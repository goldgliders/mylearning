==> flow/design.v <==
module COUNTER(
    input logic clk, n_reset,
    output logic [3:0] count
);
    always @(posedge clk or negedge n_reset)begin
        if (~n_reset)begin
            count <= 4'h0;
        end else begin
            count <= count + 4'h1;
        end
    end
endmodule
module CPU(
    input logic clk,
    input logic n_reset,
    output logic [3:0] addr,
    input logic [7:0] data,
    input logic [3:0] switch,
    output logic [3:0] led
);
logic [3:0] a, next_a;
logic [3:0] b, next_b;
logic cf, next_cf;
logic [3:0] ip, next_ip;
logic [3:0] out, next_out;
always_ff @(posedge clk)begin
    if (~n_reset) begin
        a <= '0;
        b <= '0;
        cf <= '0;
        ip <= '0;
        out <= '0;
    end else begin
        a <= next_a;
        b <= next_b;
        cf <= next_cf;
        ip <= next_ip;
        out <= next_out;
    end
end
logic [3:0] opecode, imm;
assign opecode = data[7:4];
assign imm = data[3:0];
assign addr = ip;
assign led = out;
always_comb begin
    next_a = a;
    next_b = b;
    next_cf = 1'b0;
    next_ip = ip + 4'd1;
    next_out = out;
    unique case(opecode)
        4'b0000: {next_cf, next_a} = a + imm;
        4'b0101: {next_cf, next_b} = b + imm;
        4'b0011: next_a = imm;
        4'b0111: next_b = imm;
        4'b0001: next_a = b;
        4'b0100: next_b = a;
        4'b1111: next_ip = imm;
        4'b1110: next_ip = cf? ip + 4'd1: imm;
        4'b0010: next_a = switch;
        4'b0110: next_b = switch;
        4'b1001: next_out = b;
        4'b1011: next_out = imm;
        default: ;
    endcase
end
endmodule
module MOTHERBOARD(
    input logic clk,
    input logic n_reset,
    input logic [3:0] switch,
    output logic [3:0] led
);
logic [3:0] addr, count;
logic [7:0] data;
COUNTER counter(clk, n_reset, count);
CPU cpu(clk, n_reset, addr, data, switch, led);
ROM rom(addr, data);
endmodule
module ROM(
    input logic[3:0] addr,
    output logic[7:0] data
);
always_comb begin
    case (addr)
        4'b0000: data = 8'b0110_0000;
        4'b0001: data = 8'b1001_0000;
        4'b0010: data = 8'b0011_1101;
        4'b0011: data = 8'b0000_0001;
        4'b0100: data = 8'b1110_0011;
        4'b0101: data = 8'b0101_0001;
        4'b0110: data = 8'b1110_0001;
        4'b0111: data = 8'b1011_0000;
        4'b1000: data = 8'b1011_1111;
        4'b1001: data = 8'b1111_0111;
        default: data = 8'b0000_0000;
    endcase
end
endmodule
== From RTL to reports: MOTHERBOARD ==
The steps from the RTL of MOTHERBOARD to its reports follow in flow order.
Lines are those of the file above, counted from 1.
Operators carry their Yosys type and port widths (W data, S select, Z words).
A cell with -- has no value.
Inputs
  top module: MOTHERBOARD
  clock: clk
  cell library: sky130hd
  library corner: tt_025C_1v80

== Word level ==
Counts by Yosys on the flattened word-level netlist (proc, flatten, opt, wreduce; memories kept). Print and check cells are left out. Cells with the same type and inputs are merged into one.
Memory sizes are those after Yosys's memory passes, which may raise the word count (mostly to a power of two), join words into wider ones and drop unused or constant bits.
Cells by class
  shift-type cells: 0
  mux-type cells: 7
  divide/modulo/power cells: 0
  multiply operators: 0
  magnitude comparators: 0
  eq/ne operators: 11
  reduce/logical cells: 4
  $add $sub $neg: 3
  bitwise logic cells: 0
Operators by type and width (count)
  $pmux W4 S4: 2
  $eq A4 B3 Y1 const B: 4
  $eq A4 B4 Y1 const B: 4
  $pmux W4 S2: 2
  $add A4 B4 Y5: 2
  $eq A4 B2 Y1 const B: 2
  $reduce_bool A4 Y1: 2
  $mux W4: 2
  $add A4 B1 Y4 const B: 1
  $eq A4 B1 Y1 const B: 1
  $logic_not A4 Y1: 1
  $reduce_bool A2 Y1: 1
  $pmux W1 S2: 1
Word-level totals
  bits in latches: 0
  RAM bits: 0
  clocked read ports x word width: 8
  input bits: 6
  memories kept: 1
  output and inout bits: 4
  bits in registers: 17
  elaborated cells: 31
  memory bits (read-only): 128
Memory list
  (name not given): words 16, width 8, read ports 1, write ports 0, RTL line 86  | case (addr)

== Depth ==
Depth = most cells in a row (Yosys ltp): at word level without a register or memory, in the mapped netlist without a sequential cell, where the memories' decode and read muxes count.
Logic depth
  depth after elaboration: 4
  ABC_AREA: 0
  depth in mapped cells: 9
  mapped depth without buffers: 8

== Mapped cells and area ==
The flow's flattened synthesis, as Yosys stat reports it; memories are mapped. The netlist is that of the ABC_AREA named above (0 if unset); the other value can give another one.
Cells by type
  sky130_fd_sc_hd__dfxtp_1: count 25, total area 500.48 sq um
  sky130_fd_sc_hd__ha_1: count 11, total area 137.632 sq um
  sky130_fd_sc_hd__mux2i_1: count 8, total area 80.077 sq um
  sky130_fd_sc_hd__mux4_1: count 3, total area 78.826 sq um
  sky130_fd_sc_hd__nor2_1: count 18, total area 67.565 sq um
  sky130_fd_sc_hd__a21oi_1: count 12, total area 60.058 sq um
  sky130_fd_sc_hd__a211oi_1: count 7, total area 52.55 sq um
  sky130_fd_sc_hd__fa_1: count 2, total area 40.038 sq um
  sky130_fd_sc_hd__inv_1: count 10, total area 37.536 sq um
  sky130_fd_sc_hd__nand2_1: count 10, total area 37.536 sq um
  sky130_fd_sc_hd__xnor2_4: count 1, total area 27.526 sq um
  sky130_fd_sc_hd__xor2_1: count 3, total area 26.275 sq um
  sky130_fd_sc_hd__nand2b_1: count 4, total area 25.024 sq um
  sky130_fd_sc_hd__a21o_1: count 3, total area 22.522 sq um
  sky130_fd_sc_hd__mux2_2: count 2, total area 22.522 sq um
  sky130_fd_sc_hd__o211ai_1: count 3, total area 22.522 sq um
  sky130_fd_sc_hd__nand3_2: count 2, total area 20.019 sq um
  sky130_fd_sc_hd__nor2_8: count 1, total area 20.019 sq um
Not listed: further types 38, cells in them 58.
Synthesis totals
  mapped cells: 183
  flip-flop cells: 25
  cell area after synthesis: 1716.6 sq um
  buffers: 8
  area of sequential cells: 500.5 sq um
By module: a second synthesis without flattening, with its own total; a netlist apart from the flattened one above.
Unflattened totals
  cell total of the unflattened synthesis: 152
  area (unflattened synthesis): 1417.6 sq um
Each row is one instance without its submodules.
By module
  CPU: cells 121, times used 1, seq. area 340.3 sq um, area 1181.1 sq um
  ROM: cells 31, times used 1, seq. area 0.0 sq um, area 236.5 sq um
  MOTHERBOARD: cells 0, times used 1, seq. area 0.0 sq um, area 0.0 sq um

== Worst setup path after synthesis ==
Path of least setup slack by OpenSTA after synthesis, without wires, with an ideal clock, recovery checks aside; 20% of the period is set as input and as output delay. Where synthesis merged equal registers, the netlist keeps one of their names.
Path post-synthesis
  path kind: flip-flop to flip-flop
  from: register (no name shown)
  to: register cpu.b[2]
  period: 2.77 ns
  time at the first pin: 0.000 ns
  delay of the path: 1.840 ns
  buffers on the path: 0
  library setup time: 0.128 ns
  data arrival time: 1.712 ns
  slack: 0.930 ns
  required time: 2.642 ns
  stages: 7
  synthesis period reached: 1.84 ns
"delay of the path" is the arrival time less input delay plus setup time.
"stages": output pins that drive a net of the path, with the launching flip-flop's if there is one; two outputs of one cell count as two.
"synthesis period reached" = period - worst setup slack (recovery checks aside). The figure is calculated, with input and output delays left at 20% of the set period.
Between the ends stands the longest chain of elaborated cells between them, by number of cells; it is not shown to be the way that was timed. Of several equally long chains one is given.
A line is the first line of the expression or statement that the cell stems from. Yosys adds cells for indexed reads and writes and turns some case tables into memories.
Between the ends, post-synthesis
  cell sequence: sky130_fd_sc_hd__dfxtp_1 sky130_fd_sc_hd__ha_1 sky130_fd_sc_hd__fa_1 sky130_fd_sc_hd__xor2_1 sky130_fd_sc_hd__mux4_1 sky130_fd_sc_hd__mux2i_1 sky130_fd_sc_hd__nor2_1
  length of the longest elaborated chain: 2
  elaborated cells on any way between the ends: 2
  RTL lines with such cells: 2
  those cells by class: add/sub: 1; mux: 1
RTL lines, path post-synthesis
  $add A4 B4 Y5: RTL line 54  | 4'b0101: {next_cf, next_b} = b + imm;
  $pmux W4 S4: RTL line 52  | unique case(opecode)
  end: assignment: RTL line 29  | b <= '0;
  end: assignment: RTL line 35  | b <= next_b;
  end: declaration: RTL line 22  | logic [3:0] b, next_b;

== Worst path after layout ==
From the final timing report of flow run B: the path of least setup slack in the routed layout; clock arrival at registers is part of the times.
Path post-layout
  path kind: flip-flop to flip-flop
  from: register (no name shown)
  to: register cpu.cf
  required time: 3.09 ns
  buffers on the path: 0
  time at the first pin: 0.34 ns
  data arrival time: 2.41 ns
  library setup time: 0.10 ns
  slack: 0.68 ns
  period: 2.85 ns
  stages: 7
Between the ends stands the longest chain of elaborated cells between them, by number of cells; it is not shown to be the way that was timed. Of several equally long chains one is given.
Between the ends, post-layout
  cell sequence: sky130_fd_sc_hd__dfxtp_1 sky130_fd_sc_hd__inv_1 sky130_fd_sc_hd__fa_1 sky130_fd_sc_hd__nor2b_1 sky130_fd_sc_hd__o21a_1 sky130_fd_sc_hd__o21ai_0 sky130_fd_sc_hd__a2111oi_0
  length of the longest elaborated chain: 2
  elaborated cells on any way between the ends: 3
  RTL lines with such cells: 3
  those cells by class: add/sub: 2; mux: 1
RTL lines, path post-layout
  $add A4 B4 Y5: RTL line 54  | 4'b0101: {next_cf, next_b} = b + imm;
  $pmux W1 S2: RTL line 52  | unique case(opecode)
  end: assignment: RTL line 30  | cf <= '0;
  end: assignment: RTL line 36  | cf <= next_cf;
  end: declaration: RTL line 23  | logic cf, next_cf;

Appendix: measured runs

Measured data: module MOTHERBOARD, platform sky130hd, 2 stored runs of the flow under differing settings, order arbitrary. Input and output delays are each 20% of the period that was set; the output load is 0.01 pF.
"achieved clock period (ns)" is the run's clock period less its worst setup slack. It is reckoned from that one timing run; input and output delays stay at 20% of the period that was set.
"worst setup path time (ns)": the worst setup path's part of the clock period (all of it between registers, 20% less for each end at a port) less its slack. A launch clock that arrives late makes it longer, a capture clock that arrives late makes it shorter.
"finish__power__total" is the tool's figure for a default switching activity; nothing was simulated.

Flow files of flow run A
==> flow/run.sh <==
#!/bin/bash
# the make line also repeats the synthesis and layout settings of config.mk as NAME=value (left out here)
make -C /OpenROAD-flow-scripts/flow DESIGN_CONFIG=/design/flow/config.mk WORK_HOME=/design/flow/orfs CLKGATE_MAP_FILE= finish
==> flow/config.mk <==
export PLATFORM = sky130hd
export DESIGN_NAME = MOTHERBOARD
export DESIGN_NICKNAME = MOTHERBOARD
export VERILOG_FILES = /design/flow/design.v
export SDC_FILE = /design/flow/constraint.sdc
export NUM_CORES = 4
export LEC_CHECK = 0
export CAP_MARGIN = 40
export CELL_PAD_IN_SITES_DETAIL_PLACEMENT = 1
export CORE_ASPECT_RATIO = 0.8
export CORE_MARGIN = 2
export CORE_UTILIZATION = 65
export GPL_ROUTABILITY_DRIVEN = 0
export HOLD_SLACK_MARGIN = -0.03
export PLACE_DENSITY_LB_ADDON = 0.2
export SETUP_SLACK_MARGIN = 0.26
export SLEW_MARGIN = 20
==> flow/constraint.sdc <==
create_clock -name core_clock -period 2.61 [get_ports {clk}]
set_input_delay 0.5220 -clock core_clock [delete_from_list [all_inputs] [get_ports {clk}]]
set_output_delay 0.5220 -clock core_clock [all_outputs]
set_load 0.01 [all_outputs]

report of flow run A: did not finish, place, DPL-0033

Flow files of flow run B
==> flow/run.sh <==
#!/bin/bash
# the make line also repeats the synthesis and layout settings of config.mk as NAME=value (left out here)
make -C /OpenROAD-flow-scripts/flow DESIGN_CONFIG=/design/flow/config.mk WORK_HOME=/design/flow/orfs CLKGATE_MAP_FILE= finish
==> flow/config.mk <==
export PLATFORM = sky130hd
export DESIGN_NAME = MOTHERBOARD
export DESIGN_NICKNAME = MOTHERBOARD
export VERILOG_FILES = /design/flow/design.v
export SDC_FILE = /design/flow/constraint.sdc
export NUM_CORES = 4
export LEC_CHECK = 0
export ABC_AREA = 0
export CAP_MARGIN = 25
export CORE_MARGIN = 2
export CORE_UTILIZATION = 52
export GPL_ROUTABILITY_DRIVEN = 0
export PLACE_DENSITY = 0.65
export SLEW_MARGIN = 20
export TNS_END_PERCENT = 85
==> flow/constraint.sdc <==
create_clock -name core_clock -period 2.85 [get_ports {clk}]
set_input_delay 0.5700 -clock core_clock [delete_from_list [all_inputs] [get_ports {clk}]]
set_output_delay 0.5700 -clock core_clock [all_outputs]
set_load 0.01 [all_outputs]

report of flow run B
yosys chip area after synthesis (um^2): 1716.6
finish__design__die__area: 3776.7
finish__design__instance__area__stdcell: 1873.0
finish__design__instance__utilization: 0.6036
finish__timing__setup__ws: 0.679
finish__timing__setup__tns: 0.000
finish__timing__hold__ws: 0.492
finish__power__total: 1.990e-03
achieved clock period (ns): 2.171
worst setup path time (ns): 2.17
worst setup path kind: flip-flop to flip-flop
